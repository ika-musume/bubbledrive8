==> flow/design.v <==
module FRACBCDROM
(
    input   wire            MCLK,
    input   wire            nCLKEN,
    input   wire    [3:0]   ADDR,
    output  reg     [15:0]  DATA
);
always @(posedge MCLK)  
begin   
    if(nCLKEN == 1'b0)
    begin
        case(ADDR)
            4'b0000: DATA <= 16'h0000;
            4'b0001: DATA <= 16'h0625;
            4'b0010: DATA <= 16'h1250;
            4'b0011: DATA <= 16'h1875;
            4'b0100: DATA <= 16'h2500;
            4'b0101: DATA <= 16'h3125;
            4'b0110: DATA <= 16'h3750;
            4'b0111: DATA <= 16'h4375;
            4'b1000: DATA <= 16'h5000;
            4'b1001: DATA <= 16'h5625;
            4'b1010: DATA <= 16'h6250;
            4'b1011: DATA <= 16'h6875;
            4'b1100: DATA <= 16'h7500;
            4'b1101: DATA <= 16'h8125;
            4'b1110: DATA <= 16'h8750;
            4'b1111: DATA <= 16'h9375;
        endcase
    end
end
endmodule
---- Tool chain data of FRACBCDROM ----
The steps from the RTL of FRACBCDROM to its reports follow in flow order.
Line numbers count from 1 in the design file above.
Cell names lack the library's common part.
The mark -- stands for no value.
design
  top module .............................. FRACBCDROM
  clock input ............................. MCLK
  standard-cell library ................... sky130hd
  corner .................................. tt_025C_1v80

---- After elaboration ----
Yosys after proc, flatten, opt, wreduce and memory -nomap, before mapping. Enables and synchronous resets that opt folds into registers are not counted as muxes. Memory bits, and registers merged into a memory's read port (data or address), are not among the register bits. Print and check cells are not counted. Equal cells are merged and count once.
Memory sizes are those after Yosys's memory passes, which may raise the word count (mostly to a power of two), join words into wider ones and drop unused or constant bits.
bit counts
  memory bits (read-only) ................. 208
  output and inout bits ................... 16
  bits in writable memories ............... 0
  elaborated cells ........................ 3
  bits of input ports ..................... 6
  register bits after elaboration ......... 16
  bits in latches ......................... 0
  memories ................................ 1
  word width x clocked read ports ......... 13
memories
  memory            words  bits a word  read ports  write ports  line  RTL
  (name not given)  16     13           1           0            12    case(ADDR)
cells by class
  reduce/logical cells .................... 1
  div/mod/pow operators ................... 0
  order comparisons ....................... 0
  bitwise gates (word level) .............. 0
  $mul .................................... 0
  multiplexer cells ....................... 0
  shifts and indexed selects .............. 0
  equality and inequality tests ........... 0
  $add $sub $neg .......................... 0
operators by type and width
  kind               number
  logical NOT 1 bit  1

---- Logic depth ----
Longest topological path by Yosys (ltp), each cell counted once; first at word level (registers and memories cut), then after technology mapping (sequential cells cut; the memories' decode and read muxes count).
depth
  depth after elaboration ................. 1
  ABC_AREA ................................ 0
  mapped depth ............................ 4
  mapped depth without buffers ............ 4

---- Netlist ----
Source: synth_stat.txt of the flow (Yosys; design flattened, memories mapped). It holds for the ABC_AREA given above (unset counts as 0); a run with the other value may have another netlist.
Totals and module areas in this step are rounded.
cells by type
  cell      number  area in all (sq um)
  edfxtp_1  10      300.288
  ha_1      5       62.56
  buf_4     6       45.043
  mux2i_1   3       30.029
  mux2_2    2       22.522
  inv_1     4       15.014
  buf_6     1       11.261
  and2b_2   1       8.758
  xnor2_1   1       8.758
  a31oi_1   1       6.256
  nand2b_1  1       6.256
  a21oi_1   1       5.005
  conb_1    1       3.754
  nand2_1   1       3.754
  nor2_1    1       3.754
synthesis totals
  chip area (Yosys) ....................... 533 sq um
  sequential area ......................... 300 sq um
  flip-flops .............................. 10
  standard cells after synthesis .......... 39
  buffer cells ............................ 7

---- Timing after synthesis ----
OpenSTA on the mapped netlist: ideal clock, no wires. The path of least setup slack (recovery checks aside). Input and output delay are each 20% of the period. Register names are those of the netlist, which keeps one name where synthesis merged equal registers.
timing post-synthesis
  kind .................................... input to register
  start point ............................. in ADDR[0]
  end point ............................... reg DATA[9]
  time at the first pin ................... 0.412 ns
  path slack .............................. 0.811 ns
  clock period ............................ 2.06 ns
  arrival time ............................ 0.989 ns
  required time ........................... 1.800 ns
  path buffers ............................ 0
  stages on the path ...................... 3
  delay of the path ....................... 0.837 ns
  input delay ............................. 0.412 ns
  library setup time ...................... 0.260 ns
  synthesis period reached ................ 1.249 ns
"delay of the path" is the arrival time less input delay plus setup time.
"stages on the path" counts driving pins, that of a launching flip-flop among them; a cell with two outputs on the path counts twice.
"synthesis period reached" is the clock period less the worst setup slack; recovery checks do not enter. This is arithmetic on one report: input and output delays are still those of the set period (20% each).
A register here has more assigning lines than the two given.
between the ends, post-synthesis
  cell sequence ........................... inv_1 > ha_1 > mux2_2
RTL lines, path post-synthesis
  what             line  RTL
  start, declared  5     input   wire    [3:0]   ADDR,
  end, assigned    13    4'b0000: DATA <= 16'h0000;
  end, assigned    14    4'b0001: DATA <= 16'h0625;
  end, declared    6     output  reg     [15:0]  DATA
Chain of elaborated cells between the ends: none given.

---- Path in the finished layout ----
From the final timing report of flow run A: the path of least setup slack in the routed layout; clock arrival at registers is part of the times.
timing after layout
  kind .................................... register to output
  start point ............................. reg (no name shown)
  end point ............................... out DATA[0]
  arrival time ............................ 0.79 ns
  required time ........................... 0.58 ns
  path slack .............................. -0.21 ns
  clock period ............................ 0.722 ns
  external output delay ................... 0.14 ns
  path buffers ............................ 1
  stages on the path ...................... 2
  time at the first pin ................... 0.25 ns
between the ends, after layout
  cell sequence ........................... edfxtp_1 > buf_2
RTL lines, path after layout
  what           line  RTL
  end, declared  6     output  reg     [15:0]  DATA
Chain of elaborated cells between the ends: none given.

Ticket comment

Stored flow runs of FRACBCDROM (2 of them; Yosys, OpenROAD, sky130hd). They differ in their settings and are not a sequence. Constraints: input delay and output delay 20% of the set period each, output load 0.01 pF.
Values from the reports are rounded here.

======== flow run A ========
==> flow/run.sh <==
#!/bin/bash
# the make line also repeats the synthesis and layout settings of config.mk as NAME=value (left out here)
make -C /OpenROAD-flow-scripts/flow DESIGN_CONFIG=/design/flow/config.mk WORK_HOME=/design/flow/orfs CLKGATE_MAP_FILE= finish
==> flow/config.mk <==
export PLATFORM = sky130hd
export DESIGN_NAME = FRACBCDROM
export DESIGN_NICKNAME = FRACBCDROM
export VERILOG_FILES = /design/flow/design.v
export SDC_FILE = /design/flow/constraint.sdc
export NUM_CORES = 4
export LEC_CHECK = 0
export CAP_MARGIN = 20
export CORE_MARGIN = 2
export CORE_UTILIZATION = 40
export SLEW_MARGIN = 20
==> flow/constraint.sdc <==
create_clock -name core_clock -period 0.722 [get_ports {MCLK}]
set_input_delay 0.1444 -clock core_clock [delete_from_list [all_inputs] [get_ports {MCLK}]]
set_output_delay 0.1444 -clock core_clock [all_outputs]
set_load 0.01 [all_outputs]

-------- measured, flow run A --------
  total die area .......................... 1640 sq um
  synthesized cell area ................... 533 sq um
  standard-cell area after layout ......... 847 sq um
  worst setup slack after layout .......... -0.207 ns
  smallest hold slack ..................... 0.202 ns

======== flow run B ========
==> flow/run.sh <==
#!/bin/bash
# the make line also repeats the synthesis and layout settings of config.mk as NAME=value (left out here)
make -C /OpenROAD-flow-scripts/flow DESIGN_CONFIG=/design/flow/config.mk WORK_HOME=/design/flow/orfs CLKGATE_MAP_FILE= finish
==> flow/config.mk <==
export PLATFORM = sky130hd
export DESIGN_NAME = FRACBCDROM
export DESIGN_NICKNAME = FRACBCDROM
export VERILOG_FILES = /design/flow/design.v
export SDC_FILE = /design/flow/constraint.sdc
export NUM_CORES = 4
export LEC_CHECK = 0
export CAP_MARGIN = 25
export CORE_ASPECT_RATIO = 0.7
export CORE_MARGIN = 2
export CORE_UTILIZATION = 68
export CTS_CLUSTER_DIAMETER = 132
export MAX_ROUTING_LAYER = met5
export MIN_ROUTING_LAYER = met2
export PLACE_DENSITY = 0.93
export SETUP_SLACK_MARGIN = 0.03
export SLEW_MARGIN = 20
==> flow/constraint.sdc <==
create_clock -name core_clock -period 0.677 [get_ports {MCLK}]
set_input_delay 0.1354 -clock core_clock [delete_from_list [all_inputs] [get_ports {MCLK}]]
set_output_delay 0.1354 -clock core_clock [all_outputs]
set_load 0.01 [all_outputs]

-------- flow run B --------
  not finished: floorplanning ended with error PDN-0185
